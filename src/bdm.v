==> flow/design.v <==
`timescale 1ns / 1ps
module bdc_clk_pulse_generator(
	input clk,
	input rst,
	output bdc_clk_pulse,
	input [31:0] sync_length,
	input set_sync_length
);
reg [15:0] counter;
reg [31:0] target_time;  
reg [31:0] residual;
assign bdc_clk_pulse = counter == 0;
always @(posedge clk) begin
	if (rst) begin
		counter <= 0;
		target_time <= 0;
		residual <= 0;
	end else if (set_sync_length) begin
		target_time <= sync_length;
		residual <= sync_length;
	end else if (counter > residual[31:7]) begin
		counter <= 0;
		residual <= residual[6:0] + target_time;
	end else begin
		counter <= counter + 1;
	end
end
endmodule
`timescale 1ns / 1ps
module bdc_interface(
	input clk,
	input rst,
	output reg is_sending,
	input bkgd_in,
	input tgt_clk_pulse,
	input [7:0] data_in,
	input send_data,
	output reg [7:0] data_out,
	input read_data,
	output ready
);
reg [3:0] state;
reg [7:0] tgt_clk_timer;
reg [7:0] data;
reg [3:0] bitsleft;
assign ready = state == 0 && !read_data && !send_data;
always @(posedge clk) begin
	if (rst) begin
		state <= 0;
	end else if (tgt_clk_timer > 0) begin
		if (tgt_clk_pulse) begin
			tgt_clk_timer <= tgt_clk_timer - 1;
		end
	end else begin
		case (state)
		0: begin
			if (send_data) begin
				state <= 1;
				data <= data_in;
				bitsleft <= 8;
			end else if (read_data) begin
				state <= 3;
				bitsleft <= 8;
			end
		end
		1: begin
			if (bitsleft > 0) begin
				state <= 2;
				is_sending <= 1;
				if (data[7]) begin
					tgt_clk_timer <= 4;
				end else begin
					tgt_clk_timer <= 14;
				end
			end else begin
				state <= 0;
			end
		end
		2: begin
			is_sending <= 0;
			if (data[7]) begin
				tgt_clk_timer <= 14;
			end else begin
				tgt_clk_timer <= 4;
			end
			state <= 1;
			bitsleft <= bitsleft - 1;
			data <= {data[6:0], 1'd0};
		end
		3: begin
			if (bitsleft > 0) begin
				is_sending <= 1;
				tgt_clk_timer <= 3;
				state <= 4;
			end else begin
				data_out <= data;
				state <= 0;
			end
		end
		4: begin
			is_sending <= 0;
			tgt_clk_timer <= 7;
			state <= 5;
		end
		5: begin
			data <= {data[6:0], bkgd_in};
			bitsleft <= bitsleft - 1;
			tgt_clk_timer <= 6;
			state <= 3;
		end
		endcase
	end
end
endmodule
`timescale 1ns / 1ps
module bdm(
	input clk,
	input rst,
	input bkgd_in,
	output bkgd_out,
	output bkgd_is_high_z,
	output mcu_pwr,
	output mcu_vpp,
	input do_read,
	input do_write,
	input do_start_mcu,
	input do_stop_mcu,
	input do_delay,
	input do_echo_test,
	input do_enable_vpp,
	input do_disable_vpp,
	input do_echo_sync_value,
	input do_resync,
	input [7:0] data_in,
	output [7:0] data_out,
	output ready,
	output reg valid,
	output [3:0] debug
);
reg [7:0] echo_data;
wire [31:0] sync_count;
wire sync_is_sending;
wire [4:0] sync_debug;
reg sync_start;
wire sync_ready;
wire startup_start;
reg startup_stop;
wire startup_is_sending, startup_ready;
wire bdc_is_sending, bdc_ready;
wire [7:0] bdc_data_out;
wire bdc_read_data, bdc_send_data;
wire hold_commands_in_reset;
assign hold_commands_in_reset = 1'd0;  
wire bdc_clk_pulse;
reg [3:0] state;
reg [7:0] delay_counter;
startup_controller startup_controller(
	.clk(clk),
	.rst(rst || hold_commands_in_reset),
	.start(startup_start),
	.stop(startup_stop),
	.mcu_pwr(mcu_pwr),
	.is_sending(startup_is_sending),
	.ready(startup_ready)
);
sync_controller sync_controller(
	.clk(clk),
	.rst(rst || hold_commands_in_reset || do_stop_mcu || do_resync),
	.bkgd_in(bkgd_in),
	.is_sending(sync_is_sending),
	.start_sync(sync_start),
	.sync_length(sync_count),
	.sync_length_is_ready(),
	.ready(sync_ready),
	.debug(sync_debug)
);
reg set_bdc_pulse_gen;
bdc_clk_pulse_generator bdc_clk_pulse_generator(
	.clk(clk),
	.rst(rst || hold_commands_in_reset),
	.bdc_clk_pulse(bdc_clk_pulse),
	.sync_length(sync_count),
	.set_sync_length(set_bdc_pulse_gen)
);
bdc_interface bdc_interface(
	.clk(clk),
	.rst(rst || hold_commands_in_reset),
	.is_sending(bdc_is_sending),
	.bkgd_in(bkgd_in),
	.tgt_clk_pulse(bdc_clk_pulse),
	.data_in(data_in),
	.send_data(bdc_send_data),
	.data_out(bdc_data_out),
	.read_data(bdc_read_data),
	.ready(bdc_ready)
);
assign debug = sync_debug; 
assign bkgd_out = 1'd0;
assign bkgd_is_high_z =
	(state == 1 && startup_is_sending) ? 1'd0 :
	(state == 2 && sync_is_sending) ? 1'd0 :
	(state == 3 && bdc_is_sending) ? 1'd0 :
	(state == 4 && bdc_is_sending) ? 1'd0 :
	1'd1;
assign startup_start = state == 0 && do_start_mcu;
assign bdc_read_data = state == 0 && do_read;
assign bdc_send_data = state == 0 && do_write;
assign data_out =
	state == 5 ? echo_data :
	state == 7 ? sync_count[15:8] :
	state == 8 ? sync_count[7:0] :
	bdc_data_out;
assign ready = state == 0 && !do_start_mcu && !do_stop_mcu && !do_read && !do_write && !do_delay && !do_echo_test && !do_echo_sync_value && !do_resync;
reg vpp_enabled;
assign mcu_vpp = vpp_enabled;
always @(posedge clk) begin
	startup_stop <= 0;
	sync_start <= 0;
	set_bdc_pulse_gen <= 0;
	valid <= 0;
	if (rst) begin
		state <= 0;
		vpp_enabled <= 0;
	end else if (state == 0) begin
		if (do_start_mcu) begin
			state <= 1;
		end else if (do_stop_mcu) begin
			startup_stop <= 1;
		end else if (do_read) begin
			state <= 3;
		end else if (do_write) begin
			state <= 4;
		end else if (do_delay) begin
			state <= 6;
			delay_counter <= {data_in, 4'd0};
		end else if (do_echo_test) begin
			state <= 5;
			echo_data <= data_in;
			valid <= 1;
		end else if (do_enable_vpp) begin
			vpp_enabled <= 1;
		end else if (do_disable_vpp) begin
			vpp_enabled <= 0;
		end else if (do_echo_sync_value) begin
			state <= 7;
			valid <= 1;
		end else if (do_resync) begin
			state <= 2;
			sync_start <= 1;
		end
	end else if (state == 1) begin
		if (startup_ready) begin
			state <= 2;
			sync_start <= 1;
		end
	end else if (state == 2) begin
		if (sync_ready) begin
			set_bdc_pulse_gen <= 1;
			state <= 0;
		end
	end else if (state == 3) begin
		if (bdc_ready) begin
			state <= 0;
			valid <= 1;
		end
	end else if (state == 4) begin
		if (bdc_ready) begin
			state <= 0;
		end
	end else if (state == 6) begin
		if (delay_counter == 0) begin
			state <= 0;
		end else begin
			delay_counter <= delay_counter - 1;
		end
	end else if (state == 5) begin
		state <= 0;
	end else if (state == 7) begin
		state <= 8;
		valid <= 1;
	end else if (state == 8) begin
		state <= 0;
	end
end
endmodule
`timescale 1ns / 1ps
module startup_controller(
	input clk,
	input rst,
	input start,
	input stop,
	output reg mcu_pwr,
	output reg is_sending,
	output reg ready
);
reg is_pulling_low, is_waiting_for_clock, is_waiting_for_bkgd_stable;
reg [15:0] timer;
always @(posedge clk) begin
	if (rst || stop) begin  
		is_pulling_low <= 0;
		is_waiting_for_clock <= 0;
		is_waiting_for_bkgd_stable <= 0;
		is_sending <= 0;
		mcu_pwr <= 0;
		ready <= 1;
	end else if (start) begin
		is_pulling_low <= 1;
		is_sending <= 1;
		timer <= 250;  
		ready <= 0;
	end else if (is_pulling_low) begin
		if (timer == 0) begin
			mcu_pwr <= 1;
			is_pulling_low <= 0;
			is_waiting_for_clock <= 1;
			timer <= 1200;  
		end else begin
			timer <= timer - 1;
		end
	end else if (is_waiting_for_clock) begin
		if (timer == 0) begin
			is_sending <= 0;  
			is_waiting_for_clock <= 0;
			is_waiting_for_bkgd_stable <= 1;
			timer <= 500;  
		end else begin
			timer <= timer - 1;
		end
	end else if (is_waiting_for_bkgd_stable) begin
		if (timer == 0) begin
			is_waiting_for_bkgd_stable <= 0;
			ready <= 1;
		end else begin
			timer <= timer - 1;
		end
	end
end
endmodule
`timescale 1ns / 1ps
module sync_controller(
	input clk,
	input rst,
	input bkgd_in,
	output is_sending,
	input start_sync,
	output [31:0] sync_length,
	output sync_length_is_ready,
	output reg ready,
	output [4:0] debug
);
parameter HIGHTIME = 32'd6500;  
reg [2:0] state;
reg [31:0] sync_count;
assign debug = {2'd0, state};
assign is_sending = state == 1;
assign sync_length = sync_count;
assign sync_length_is_ready = (state != 1) && (state != 4);
always @(posedge clk) begin
	sync_count <= sync_count;
	if (rst) begin
		state <= 0;
		sync_count <= HIGHTIME;  
		ready <= 0;
	end else if (start_sync) begin
		state <= 1;
		sync_count <= HIGHTIME;
		ready <= 0;
	end else if (state == 1) begin
		if (sync_count == 0) begin
			state <= 2;
			sync_count <= 8'h0f;
		end else begin
			sync_count <= sync_count - 1;
		end
	end else if (state == 2) begin
		if (sync_count == 0) begin
			state <= 3;
		end else begin
			sync_count <= sync_count - 1;
		end
	end else if (state == 3) begin
		if (bkgd_in == 0) begin
			state <= 4;
		end
	end else if (state == 4) begin
		if (bkgd_in == 1) begin
			state <= 0;
			ready <= 1;
		end else begin
			sync_count <= sync_count + 1;
		end
	end
end
endmodule
# [Step by step through the tools: bdm]
# The steps from the RTL of bdm to its reports follow in flow order.
# Lines are those of the file above, counted from 1.
# Operators carry their Yosys type and port widths (W data, S select, Z words).
# Not given: -
[inputs] top_module="bdm" clk_port="clk" library="sky130hd" corner="tt_025C_1v80"

# [Word-level counts]
# Source: Yosys, flattened and elaborated, memories not mapped. Widths are those after wreduce. Registers that Yosys merges into a memory's read port (data or address) are not register bits. Print and check cells do not count. Equal cells are merged and count once.
[word_totals] reg_bits=196 in_bits=21 output_inout_bits=18 wordCells=327
[classes] addsub=8 cmp=3 n_eq=54 muxes=137 n_logic=17 reduce_and_logical=80
[op_table] op="$mux W32" count=9
[op_table] op="$mux W8" count=20
[op_table] op="$mux W4" count=29
[op_table] op="$mux W16" count=7
[op_table] op="$mux W1" count=57
[op_table] op="$pmux W8 S5" count=1
[op_table] op="$ne A2 B2 Y1 const B" count=17
[op_table] op="$logic_not A16 Y1" count=2
[op_table] op="$add A32 B1 Y32 const B" count=1
[op_table] op="$sub A32 B1 Y32 const B" count=1
[op_table] op="$logic_not A32 Y1" count=1
[op_table] op="$add A7 B32 Y32" count=1
[op_table] op="$mux W3" count=9
[op_table] op="$gt A16 B25 Y1" count=1
[op_table] op="$eq A4 B3 Y1 const B" count=6
[op_table] op="$reduce_and A4 Y1" count=6
[op_table] op="$reduce_and A8 Y1" count=3
[op_table] op="$pmux W8 S3" count=1
[op_table] op="$pmux W4 S6" count=1
[op_table] op="$reduce_and A5 Y1" count=4
[op_table] op="$logic_and A1 B1 Y1" count=17
[op_table] op="$not A1 Y1" count=17
[op_table] op="$add A16 B1 Y16 const B" count=1
[op_table] op="$sub A16 B1 Y16 const B" count=1
[op_table] op="$eq A4 B2 Y1 const B" count=4
[op_table] op="$sub A8 B1 Y8 const B" count=2
[op_table] op="$reduce_and A3 Y1" count=5
[op_table] op="$reduce_bool A2 Y1" count=7
# Other operator kinds: 35; their cells: 68.

# [Longest topological paths]
# Yosys ltp: most cells in a row. Word level: on the elaborated netlist, between registers, memories and ports. Mapped: between sequential cells and ports; inverters and the memories' decode and read muxes count.
[depth] depth_word=11 ABC_AREA=1 ltp_mapped=16

# [Mapped cells and area]
# Source: synth_stat.txt of the flow (Yosys; design flattened, memories mapped). It holds for the ABC_AREA given above (unset counts as 0); a run with the other value may have another netlist.
# Totals and module areas in this step are rounded.
[mapped] mapped_cells=2020 area_mm2=0.013 flip_flops=203
[by_type] cell_type="sky130_fd_sc_hd__dfxtp_1" count=142 type_area_um2=2.84E+03
[by_type] cell_type="sky130_fd_sc_hd__nand2_1" count=626 type_area_um2=2.35E+03
[by_type] cell_type="sky130_fd_sc_hd__edfxtp_1" count=61 type_area_um2=1.83E+03
[by_type] cell_type="sky130_fd_sc_hd__nor2_1" count=292 type_area_um2=1.1E+03
[by_type] cell_type="sky130_fd_sc_hd__inv_1" count=192 type_area_um2=720.691
[by_type] cell_type="sky130_fd_sc_hd__nand3_1" count=141 type_area_um2=705.677
[by_type] cell_type="sky130_fd_sc_hd__a21oi_1" count=115 type_area_um2=575.552
[by_type] cell_type="sky130_fd_sc_hd__o21ai_0" count=90 type_area_um2=450.432
[by_type] cell_type="sky130_fd_sc_hd__ha_1" count=34 type_area_um2=425.408
[by_type] cell_type="sky130_fd_sc_hd__xor2_1" count=35 type_area_um2=306.544
[by_type] cell_type="sky130_fd_sc_hd__nand4_1" count=44 type_area_um2=275.264
[by_type] cell_type="sky130_fd_sc_hd__buf_2" count=29 type_area_um2=145.139
[by_type] cell_type="sky130_fd_sc_hd__nor2_4" count=11 type_area_um2=123.869
[by_type] cell_type="sky130_fd_sc_hd__xnor2_1" count=14 type_area_um2=122.618
[by_type] cell_type="sky130_fd_sc_hd__nor3_1" count=21 type_area_um2=105.101
[by_type] cell_type="sky130_fd_sc_hd__clkbuf_1" count=25 type_area_um2=93.84
[by_type] cell_type="sky130_fd_sc_hd__nor2_2" count=15 type_area_um2=93.84
[by_type] cell_type="sky130_fd_sc_hd__buf_6" count=8 type_area_um2=90.086
# Not listed: further types 40, cells in them 125.

# [Timing after synthesis]
# Source: OpenSTA report_checks on the synthesized netlist (no wires, ideal clock, input and output delay 20% of the period each), path of least setup slack; recovery checks are left aside. Register names are those of the netlist, which keeps one name where synthesis merged equal registers.
[synth_path] path_type="input to output" startpoint="input port do_read" endpoint="output port ready" tclk_ps=5030 input_delay_ps=1006 out_delay_ps=1006 t_first_pin_ps=1006 arrival_time_ps=1954 t_required_ps=4024 slack_ps=2070 delay_ps=948 stages=4 n_path_buf=0 period_less_setup_slack_ps=2960
# "delay_ps" is the arrival time less input delay plus setup time.
# At an output port there is no setup time.
# "stages" counts driving pins, that of a launching flip-flop among them; a cell with two outputs on the path counts twice.
# "period_less_setup_slack_ps" = period - worst setup slack (recovery checks aside). The figure is calculated, with input and output delays left at 20% of the set period.
# The rows between start and end are the longest chain of elaborated cells between them; the timing report does not say that the signal goes this way. Where chains are equally long, one stands for them.
# A line is the first line of the expression or statement that the cell stems from. Yosys adds cells for indexed reads and writes and turns some case tables into memories.
[synth_via] cell_sequence="sky130_fd_sc_hd__or2_2 sky130_fd_sc_hd__nor2_1 sky130_fd_sc_hd__nand2_1 sky130_fd_sc_hd__nor4_1" elab_chain_len=7
[synth_lines] item="start: declaration" line_no=124 rtl="input do_read,"
[synth_lines] item="$logic_not A1 Y1" line_no=213 rtl="assign ready = state == 0 && !do_start_mcu && !do_stop_mcu && !do_read && !do_write && !do_delay && !do_echo_t ..."
[synth_lines] item="$logic_and A1 B1 Y1 x6" line_no=213
[synth_lines] item="end: declaration" line_no=136 rtl="output ready,"

# [Worst path after layout]
# From the final timing report of stored run 1: the path of least setup slack in the routed layout; clock arrival at registers is part of the times.
# The path's times are printed in steps of 10 ps; the period is the one set.
[layout_path] path_type="input to output" startpoint="input port do_stop_mcu" endpoint="output port ready" tclk_ps=3650 input_delay_ps=730 out_delay_ps=730 t_first_pin_ps=730 arrival_time_ps=2620 t_required_ps=2920 slack_ps=300 stages=7 n_path_buf=2
# The rows between start and end are the longest chain of elaborated cells between them; the timing report does not say that the signal goes this way. Where chains are equally long, one stands for them.
[layout_via] cell_sequence="sky130_fd_sc_hd__clkdlybuf4s50_1 sky130_fd_sc_hd__nor2_1 sky130_fd_sc_hd__inv_1 sky130_fd_sc_hd__nor2_1 sky130_fd_sc_hd__nand2_1 sky130_fd_sc_hd__nor4_1 sky130_fd_sc_hd__clkdlybuf4s50_1" elab_chain_len=8
[layout_lines] item="start: declaration" line_no=127 rtl="input do_stop_mcu,"
[layout_lines] item="$logic_not A1 Y1" line_no=213 rtl="assign ready = state == 0 && !do_start_mcu && !do_stop_mcu && !do_read && !do_write && !do_delay && !do_echo_t ..."
[layout_lines] item="$logic_and A1 B1 Y1 x7" line_no=213
[layout_lines] item="end: declaration" line_no=136 rtl="output ready,"

# Measured data: module bdm, platform sky130hd, 2 stored runs of the flow under differing settings, order arbitrary. Input and output delays are each 20% of the period that was set; the output load is 0.01 pF.
# By "period_less_ws_ps" is meant the clock period of the run minus its worst setup slack. This is arithmetic on one report: input and output delays are still those of the set period (20% each).
# "worstPathTime_ps" = time allowed to the worst setup path (clock period - input delay - output delay, where it has them) - its slack; a late launch clock adds to it, a late capture clock takes from it.
# "final_power_uw": no workload was simulated; the value follows from the tool's default switching activity.
# "worstPathTime_ps" is known to 10 ps.
# The results are shown rounded.
run="stored run 1" settings period_ns=3.65 CORE_UTILIZATION=32 SETUP_SLACK_MARGIN=-0.09 PLACE_DENSITY_LB_ADDON=0.22 CORE_ASPECT_RATIO=0.74 TNS_END_PERCENT=15 ABC_AREA=1 GPL_TIMING_DRIVEN=1 CTS_CLUSTER_SIZE=29 MAX_ROUTING_LAYER="met4" CAP_MARGIN=20 CORE_MARGIN=2 SLEW_MARGIN=20
run="stored run 1" results design_die_area_mm2=0.043 worstPathTime_ps=1890 critical_path_type="input to output" finish.stdcell_area_mm2=0.015 ws_hold_ps=460 synthesis_area_mm2=0.013 ws_setup_ps=300 tns_ps=0 layout_utilization_pct=36 final_power_uw=6800 period_less_ws_ps=3351
run="stored run 2" settings period_ns=1.76 CAP_MARGIN=20 CORE_MARGIN=2 CORE_UTILIZATION=40 SLEW_MARGIN=20
run="stored run 2" results design_die_area_mm2=0.031 worstPathTime_ps=2270 critical_path_type="register to register" finish.stdcell_area_mm2=0.018 ws_hold_ps=290 synthesis_area_mm2=0.012 ws_setup_ps=-510 tns_ps=-50000 layout_utilization_pct=62 final_power_uw=15000 period_less_ws_ps=2271
